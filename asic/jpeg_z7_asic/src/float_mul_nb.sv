==> flow/design.v <==
module booth_algo #
(
    parameter WIDTH = 8,
    parameter BSTEP = 0
)
(
    input  logic                clk,
    input  logic                nrst,
    input  logic [WIDTH-1:0]    din_multiplicand,    
    input  logic [WIDTH-1:0]    din_multilplier,     
    input  logic [WIDTH+1:0]    din_addend,
    input  logic [WIDTH-1:0]    din_augend,
    input  logic                din_valid,
    output logic [WIDTH-1:0]    dout_multiplicand,
    output logic [WIDTH-1:0]    dout_multilplier,
    output logic [WIDTH+1:0]    dout_addend,
    output logic [WIDTH+1:0]    dout_augend,
    output logic                dout_valid
);
logic [2:0] booth_mask;
if(BSTEP==0)
    assign booth_mask = {din_multilplier[1:0], 1'b0};
else
    assign booth_mask = din_multilplier >> ((BSTEP<<1)-1);
logic to_do;
logic to_2s;
logic to_sf;
always_comb begin
    to_2s = '0;  
    to_sf = '0;  
    to_do = '1;  
    case(booth_mask)
        3'b000: to_do = '0;
        3'b011: to_sf = '1;
        3'b100: begin
                to_sf = '1;
                to_2s = '1;
                end
        3'b101: to_2s = '1;
        3'b110: to_2s = '1;
        3'b111: to_do = '0;
    endcase
end
logic [WIDTH+1:0] din_multiplicand_ex;  
logic [WIDTH+1:0] din_multiplicand_2s;
logic [WIDTH+1:0] din_multiplicand_sf;
assign din_multiplicand_ex = {din_multiplicand[WIDTH-1], din_multiplicand[WIDTH-1], din_multiplicand};
assign din_multiplicand_2s = to_2s ? ~din_multiplicand_ex + 1 : din_multiplicand_ex;
assign din_multiplicand_sf = din_multiplicand_2s << to_sf;
always_ff @ (posedge clk)
    dout_addend <= to_do ? din_multiplicand_sf : '0;
always_ff @ (posedge clk, negedge nrst)
    if(~nrst)
        dout_valid <= '0;
    else
        dout_valid <= din_valid;
always_ff @ (posedge clk) begin
        dout_augend <= {din_augend[WIDTH-1], din_augend[WIDTH-1], din_augend} + din_addend;
        dout_multiplicand <= din_multiplicand;
        dout_multilplier  <= din_multilplier;
    end
endmodule
module fixed_mul_nb #
(
    parameter WIDTH = 26  
)
(
    input  logic                clk,
    input  logic                nrst,
    input  logic [WIDTH-1:0]    din1,
    input  logic [WIDTH-1:0]    din2,
    input  logic                din_valid,
    output logic [WIDTH*2-1:0]  dout,
    output logic                dout_valid
);
localparam STEPS = WIDTH >> 1;
logic [WIDTH-1:0]   multiplicand  [STEPS-1:0];
logic [WIDTH-1:0]   multilplier   [STEPS-1:0];
logic [WIDTH+1:0]   addend        [STEPS-1:0];
logic [WIDTH+1:0]   augend        [STEPS-1:1];
logic               valid         [STEPS-1:0];
logic [WIDTH*2-1:0] product       [STEPS-2:1];
genvar i;
generate
    for(i=0; i<STEPS; i++) begin
        if(i==0) begin
            booth_algo #
            (
                .WIDTH(WIDTH),
                .BSTEP(i)
            ) bm
            (
                .clk                (clk),
                .nrst               (nrst),
                .din_multiplicand   (din1),
                .din_multilplier    (din2),
                .din_addend         (),
                .din_augend         (),
                .din_valid          (din_valid),
                .dout_multiplicand  (multiplicand[i]),
                .dout_multilplier   (multilplier[i]),
                .dout_addend        (addend[i]),
                .dout_augend        (),
                .dout_valid         (valid[i])
            );
        end
        else if(i==1) begin
            booth_algo #
            (
                .WIDTH(WIDTH),
                .BSTEP(i)
            ) bm
            (
                .clk                (clk),
                .nrst               (nrst),
                .din_multiplicand   (multiplicand[i-1]),
                .din_multilplier    (multilplier[i-1]),
                .din_addend         (addend[i-1]),
                .din_augend         ('0),
                .din_valid          (valid[i-1]),
                .dout_multiplicand  (multiplicand[i]),
                .dout_multilplier   (multilplier[i]),
                .dout_addend        (addend[i]),
                .dout_augend        (augend[i]),
                .dout_valid         (valid[i])
            );
            always_ff @ (posedge clk)
                if(valid[i])
                    product[i] <= augend[i][1:0];
        end
        else begin
            booth_algo #
            (
                .WIDTH(WIDTH),
                .BSTEP(i)
            ) bm
            (
                .clk                (clk),
                .nrst               (nrst),
                .din_multiplicand   (multiplicand[i-1]),
                .din_multilplier    (multilplier[i-1]),
                .din_addend         (addend[i-1]),
                .din_augend         (augend[i-1][WIDTH+1:2]),
                .din_valid          (valid[i-1]),
                .dout_multiplicand  (multiplicand[i]),
                .dout_multilplier   (multilplier[i]),
                .dout_addend        (addend[i]),
                .dout_augend        (augend[i]),
                .dout_valid         (valid[i])
            );
            if(i!=STEPS-1) begin
                always_ff @ (posedge clk)
                    if(valid[i])
                        product[i] <= {augend[i][1:0], product[i-1][(i-1)*2-1:0]};
            end
        end
    end
endgenerate
logic [WIDTH+1:0] augend_final;
logic [WIDTH+1:0] sum_final;
assign augend_final = {augend[STEPS-1][WIDTH+1], augend[STEPS-1][WIDTH+1], augend[STEPS-1][WIDTH+1:2]};
assign sum_final    = augend_final + addend[STEPS-1];
always_ff @ (posedge clk, negedge nrst)
    if(~nrst)
        dout_valid <= '0;
    else
        dout_valid <= valid[STEPS-1];
always_ff @ (posedge clk)
    dout <= {sum_final, {augend[STEPS-1][1:0], product[STEPS-2][(STEPS-2)*2-1:0]}};
endmodule
module float_mul_nb
(
    input  logic        clk,
    input  logic        nrst,
    input  logic [31:0] din1,
    input  logic [31:0] din2,
    input  logic        din_valid,
    output logic [31:0] dout,
    output logic        dout_valid
);
logic        sig1, sig2;
logic [7:0]  exp1, exp2;
logic [22:0] man1, man2;
assign {sig1, sig2} = {din1[31]   , din2[31]};
assign {exp1, exp2} = {din1[30:23], din2[30:23]};
assign {man1, man2} = {din1[22:0],  din2[22:0]};
logic       sig_int;
logic [8:0] exp_new;
logic [7:0] exp_int;
assign exp_new = {1'b0, exp1} + {1'b0, exp2} - 8'd127;
shift_reg #
(
    .WIDTH(8),
    .STAGE(14)
) exp_sf
(
    .clk  (clk),
    .din  (exp_new[7:0]),
    .dout (exp_int)
);
shift_reg #
(
    .WIDTH(1),
    .STAGE(15)
) sig_sf
(
    .clk  (clk),
    .din  (sig1 ^ sig2),
    .dout (sig_int)
);
logic [51:0] fix_pro_int;
logic [47:0] fix_pro;
logic        fix_valid;
fixed_mul_nb #
(
    .WIDTH(26)  
) mul
(
    .clk        (clk),
    .nrst       (nrst),
    .din1       ({2'b0, exp1=='0 ? 1'b0 : 1'b1, man1}),
    .din2       ({2'b0, exp2=='0 ? 1'b0 : 1'b1, man2}),
    .din_valid  (din_valid),
    .dout       (fix_pro_int),
    .dout_valid (fix_valid)
);
assign fix_pro = fix_pro_int[47:0];
logic [47:0] rod_fix;
logic [24:0] rod_thw;
logic [22:0] rod_man;
logic [7:0]  rod_exp;
logic        rod_zero;
logic [2:0]  rod_grs;
logic        rod_up_int;
logic        rod_up;
logic        rod_valid;
assign rod_fix    = fix_pro << (fix_pro[47] ? 2'd1 : 2'd2);
assign rod_thw    = rod_fix[24:0];
assign rod_grs    = {rod_fix[24:23], rod_fix[22:0]!='0};
assign rod_up_int = rod_grs[2] & (rod_grs[1:0]==2'd00 ? rod_fix[25] : 1'b1);
always_ff @ (posedge clk, negedge nrst)
    if(~nrst)
        rod_valid <= '0;
    else
        rod_valid <= fix_valid;
always_ff @ (posedge clk) begin
        rod_man  <= rod_fix[47:25];
        rod_exp  <= fix_pro[47] ? exp_int + 8'd1 : exp_int;
        rod_zero <= fix_pro=='0;
        rod_up   <= rod_up_int;
    end
logic        norm_sig;
logic [7:0]  norm_exp;
logic [22:0] norm_man;
logic [23:0] norm_man_int;
logic        norm_zero;
always_ff @ (posedge clk, negedge nrst)
    if(~nrst)
        dout_valid <= '0;
    else
        dout_valid <= rod_valid;
assign norm_man_int = {1'b0, rod_man} + rod_up;
always_ff @ (posedge clk) begin
        norm_sig  <= rod_zero ? '0 : sig_int;
        norm_exp  <= rod_zero ? '0 : rod_exp + norm_man_int[23];
        norm_man  <= rod_zero ? '0 : norm_man_int[22:0];
    end
assign dout = {norm_sig, norm_exp, norm_man};
endmodule
module shift_reg #
(
    parameter WIDTH = 8,
    parameter STAGE = 0
)
(
    input  logic clk,
    input  logic [WIDTH-1:0] din,
    output logic [WIDTH-1:0] dout
);
logic [WIDTH-1:0] shift_reg_int [STAGE:0];
assign shift_reg_int[0] = din;
genvar i;
generate
    for(i=1; i<=STAGE; i++) begin
        always_ff @ (posedge clk)
            shift_reg_int[i] <= shift_reg_int[i-1];
    end
endgenerate
assign dout = shift_reg_int[STAGE];
endmodule
Reports on float_mul_nb. What the tools print for float_mul_nb, step after step. Line numbers count from 1 in the design file above. Operators carry their Yosys type and port widths (W data, S select, Z words). Cell names lack the library's common part. Not given: n/a

Top module: float_mul_nb. Clock input: clk. Cell library: sky130hd. Library corner: tt_025C_1v80.

Word-level counts. Source: Yosys, flattened and elaborated. Widths are those after wreduce; folded enables and synchronous resets count as part of the registers. Registers that Yosys merges into a memory's read port (data or address) are not register bits. Print and check cells do not count. Equal cells are merged and count once.

For add/subtract/negate cells the number is 29. $mul: 0. The entry for div/mod/pow operators reads 0. Under order comparisons stands 0. For equal/unequal tests the number is 57. Under shifts and indexed selects stands 13. Multiplexer cells: 41. For bitwise operators the number is 14. The figure for reduce/logical cells is 52.

Operator list (count): $not A24 Y28 (12); $add A28 B1 Y28 const B (12); $mux W28 (12); $shl A28 B1 Y28 (11); $add A28 B28 Y28 (10); $eq A3 B3 Y1 const B (44); $shl A48 B2 Y48 (1); $logic_not A48 Y1 (1); $reduce_or A2 Y1 (23); $logic_not A3 Y1 (13); $eq A3 B2 Y1 const B (11); $reduce_or A3 Y1 (11); $shl A28 B1 Y26 (1); $mux W1 (27); $add A26 B26 Y26 (1); $add A23 B1 Y24 (1); $add A24 B24 Y24 (1); $reduce_bool A23 Y1 (1); $logic_not A8 Y1 (2); $add A8 B1 Y8 (1); $add A8 B1 Y8 const B (1); $sub A8 B7 Y8 const B (1); $add A8 B8 Y8 (1); $mux W8 (1); $eq A2 B2 Y1 const B (2); $logic_not A2 Y1 (1); $mux W2 (1); $and A1 B1 Y1 (1); $xor A1 B1 Y1 (1).

The entry for bits in registers reads 1656. For bits in latches the number is 0. For memory bits (writable) the number is 0. Memory bits (read-only): 0. The entry for clocked read ports x word width reads 0. The entry for memories kept reads 0. The figure for bits of input ports is 67. The entry for output and inout bits reads 33. Under word-level cells stands 319.

Depth. Depth = most cells in a row (Yosys ltp): at word level without a register or memory, in the mapped netlist without a sequential cell, where the memories' decode and read muxes count.

For word-level depth the number is 6. ABC_AREA: 0. For depth in mapped cells the number is 12. The entry for gate-level depth less buffers reads 12.

Mapped cells and area. The flow's flattened synthesis, as Yosys stat reports it; memories are mapped. The netlist is that of the ABC_AREA named above (0 if unset); the other value can give another one.

Under cells in the netlist stands 5919. For synthesis area the number is 61213.7 um^2. For sequential part of the area the number is 31670.4 um^2. For flip-flop cells the number is 1512. The entry for buffers reads 214.

Cells by type: dfxtp_1 (count 1364, area in all 2.73E+04 um^2); ha_1 (count 348, area in all 4.35E+03 um^2); edfxtp_1 (count 132, area in all 3.96E+03 um^2); xnor2_1 (count 408, area in all 3.57E+03 um^2); a21oi_1 (count 518, area in all 2.59E+03 um^2); xor2_1 (count 238, area in all 2.08E+03 um^2); nor2_1 (count 399, area in all 1.5E+03 um^2); a221oi_1 (count 156, area in all 1366.31 um^2); o21ai_0 (count 247, area in all 1.24E+03 um^2); a21o_1 (count 162, area in all 1.22E+03 um^2); nand2_1 (count 290, area in all 1.09E+03 um^2); o22ai_1 (count 122, area in all 763.232 um^2); clkbuf_1 (count 198, area in all 743.213 um^2); a22oi_1 (count 93, area in all 698.17 um^2); inv_1 (count 181, area in all 679.402 um^2); nor2b_1 (count 70, area in all 437.92 um^2); dfrtp_1 (count 16, area in all 400.384 um^2); nor3_1 (count 78, area in all 390.374 um^2).

Other cell types: 80; their cells: 899. By module: a second synthesis without flattening, with its own total; a netlist apart from the flattened one above.

Cell total of the unflattened synthesis: 7691. The entry for area total of the unflattened synthesis reads 77267.9 um^2.

Rows give one instance, submodules left out.

Modules: fixed_mul_nb (WIDTH=26) (instances 1, cells 397, area 6532.5 um^2, seq. area 5029.8 um^2); booth_algo (instances 1, cells 544, area 5117.4 um^2, seq. area 2187.1 um^2); booth_algo (instances 1, cells 544, area 5117.4 um^2, seq. area 2187.1 um^2); booth_algo (instances 1, cells 544, area 5117.4 um^2, seq. area 2187.1 um^2); booth_algo (instances 1, cells 544, area 5117.4 um^2, seq. area 2187.1 um^2); booth_algo (instances 1, cells 544, area 5117.4 um^2, seq. area 2187.1 um^2); booth_algo (instances 1, cells 544, area 5117.4 um^2, seq. area 2187.1 um^2); booth_algo (instances 1, cells 544, area 5117.4 um^2, seq. area 2187.1 um^2); booth_algo (instances 1, cells 544, area 5117.4 um^2, seq. area 2187.1 um^2); booth_algo (instances 1, cells 522, area 5043.6 um^2, seq. area 2187.1 um^2); booth_algo (instances 1, cells 532, area 5024.8 um^2, seq. area 2187.1 um^2); booth_algo (instances 1, cells 523, area 4969.8 um^2, seq. area 2187.1 um^2); booth_algo (instances 1, cells 471, area 4620.7 um^2, seq. area 2187.1 um^2); booth_algo (instances 1, cells 471, area 4620.7 um^2, seq. area 2187.1 um^2).

Modules not listed: 3.

Path before layout. OpenSTA on the mapped netlist: ideal clock, no wires. The path of least setup slack (recovery checks aside). Input and output delay are each 20% of the period. Register names are those of the netlist, which keeps one name where synthesis merged equal registers.

Path kind: register to register. From: reg mul.genblk1[4].genblk1.genblk1.bm.dout_augend[2]. To: reg mul.genblk1[5].genblk1.genblk1.bm.dout_augend[16]. Clock period: 3.05 ns. The figure for library setup time is 0.131 ns. The figure for time at the first pin is 0.000 ns. Under arrival time stands 2.700 ns. The figure for data required time is 2.919 ns. The entry for setup slack reads 0.219 ns. The figure for path delay is 2.831 ns. Driving pins on the path: 12. The entry for buffers on the path reads 0. The figure for synthesis period reached is 2.831 ns.

"path delay" is the arrival time less input delay plus setup time. "driving pins on the path": output pins that drive a net of the path, with the launching flip-flop's if there is one; two outputs of one cell count as two. "synthesis period reached" = period - worst setup slack (recovery checks aside). The figure is calculated, with input and output delays left at 20% of the set period. Between the ends stands the longest chain of elaborated cells between them, by number of cells; it is not shown to be the way that was timed. Of several equally long chains one is given. A line is the first line of the expression or statement that the cell stems from. Yosys adds cells for indexed reads and writes and turns some case tables into memories.

Cells stage by stage: dfxtp_1 ha_1 fa_1 a21o_1 a21oi_1 nor2b_1 o21a_1 o41a_1 a41oi_2 o21bai_1 a2111oi_0 nor3_1. The entry for length of the longest elaborated chain reads 1. For elaborated cells on any way between the ends the number is 1. The entry for RTL lines with such cells reads 1. Classes of those cells: add/sub: 1.

Ends and longest elaborated chain, post-synthesis: from (decl) (RTL line 17) `output logic [WIDTH+1:0]    dout_augend,`; from (assign) (RTL line 58) `dout_augend <= {din_augend[WIDTH-1], din_augend[WIDTH-1], din_augend} + din_addend;`; $add A28 B28 Y28 (RTL line 58); to (assign) (RTL line 58); to (decl) (RTL line 17).

Timing after layout. Path of least setup slack in the final report of flow run A (OpenROAD, finished layout, wires in). Where an end is a register, its clock arrival counts in the times.

Path kind: register to register. From: reg mul.genblk1[4].genblk1.genblk1.bm.dout_addend[0]. To: reg mul.genblk1[5].genblk1.genblk1.bm.dout_augend[20]. Clock period: 3.07 ns. The figure for library setup time is 0.06 ns. The figure for time at the first pin is 0.79 ns. Under arrival time stands 3.61 ns. The figure for data required time is 3.74 ns. The entry for setup slack reads 0.13 ns. Driving pins on the path: 13. The entry for buffers on the path reads 1.

Between the ends stands the longest chain of elaborated cells between them, by number of cells; it is not shown to be the way that was timed. Of several equally long chains one is given.

Cells stage by stage: dfxtp_2 ha_4 fa_2 a21o_1 a21oi_2 nor2b_1 o21a_1 o41a_1 a41oi_4 buf_6 o21ai_4 or4_1 nand4_1. The entry for length of the longest elaborated chain reads 1. For elaborated cells on any way between the ends the number is 1. The entry for RTL lines with such cells reads 1. Classes of those cells: add/sub: 1.

Ends and longest elaborated chain, post-layout: from (decl) (RTL line 16) `output logic [WIDTH+1:0]    dout_addend,`; from (assign) (RTL line 51) `dout_addend <= to_do ? din_multiplicand_sf : '0;`; $add A28 B28 Y28 (RTL line 58) `dout_augend <= {din_augend[WIDTH-1], din_augend[WIDTH-1], din_augend} + din_addend;`; to (assign) (RTL line 58); to (decl) (RTL line 17) `output logic [WIDTH+1:0]    dout_augend,`.

Add stored flow runs of float_mul_nb

2 stored runs of float_mul_nb in the flow (synthesis by Yosys, layout by OpenROAD, sky130hd cells), in arbitrary order. Constraints: input delay and output delay 20% of the set period each, output load 0.01 pF. "allowed time less slack (worst setup path)": the worst setup path's part of the clock period (all of it between registers, 20% less for each end at a port) less its slack. A launch clock that arrives late makes it longer, a capture clock that arrives late makes it shorter. "overall power" rests on the timing tool's default activity at the inputs, not on a simulated workload.

Flow run A has these settings: period_ns 3.07; CORE_UTILIZATION 38; SETUP_SLACK_MARGIN 0.83; PLACE_DENSITY 0.57; CORE_MARGIN 10; CELL_PAD_IN_SITES_DETAIL_PLACEMENT 1; TNS_END_PERCENT 85; GPL_ROUTABILITY_DRIVEN 0; CTS_CLUSTER_DIAMETER 64; SLEW_MARGIN 5; MIN_ROUTING_LAYER met1; CAP_MARGIN 20. The overall power stands at 75.818 mW. The measured area of the die is 177544.0 um^2. The worst hold slack in the final report is 0.243 ns. The allowed time less slack (worst setup path) stands at 2.94 ns. Class of the worst setup path: register to register. For the setup slack of the worst path the run shows 0.131 ns. For the standard-cell area after layout the run shows 77559.4 um^2. The netlist area reported by Yosys stands at 61213.7 um^2.

Flow run B has these settings: period_ns 3.19; CORE_UTILIZATION 55; PLACE_DENSITY_LB_ADDON 0.03; ABC_AREA 0; GPL_TIMING_DRIVEN 0; CTS_CLUSTER_SIZE 54; CAP_MARGIN 20; CORE_MARGIN 2; SLEW_MARGIN 20. The overall power stands at 65.580 mW. The measured area of the die is 113984.0 um^2. The worst hold slack in the final report is 0.305 ns. The allowed time less slack (worst setup path) stands at 3.06 ns. Class of the worst setup path: register to register. For the setup slack of the worst path the run shows 0.126 ns. For the standard-cell area after layout the run shows 69705.6 um^2. The netlist area reported by Yosys stands at 61213.7 um^2.
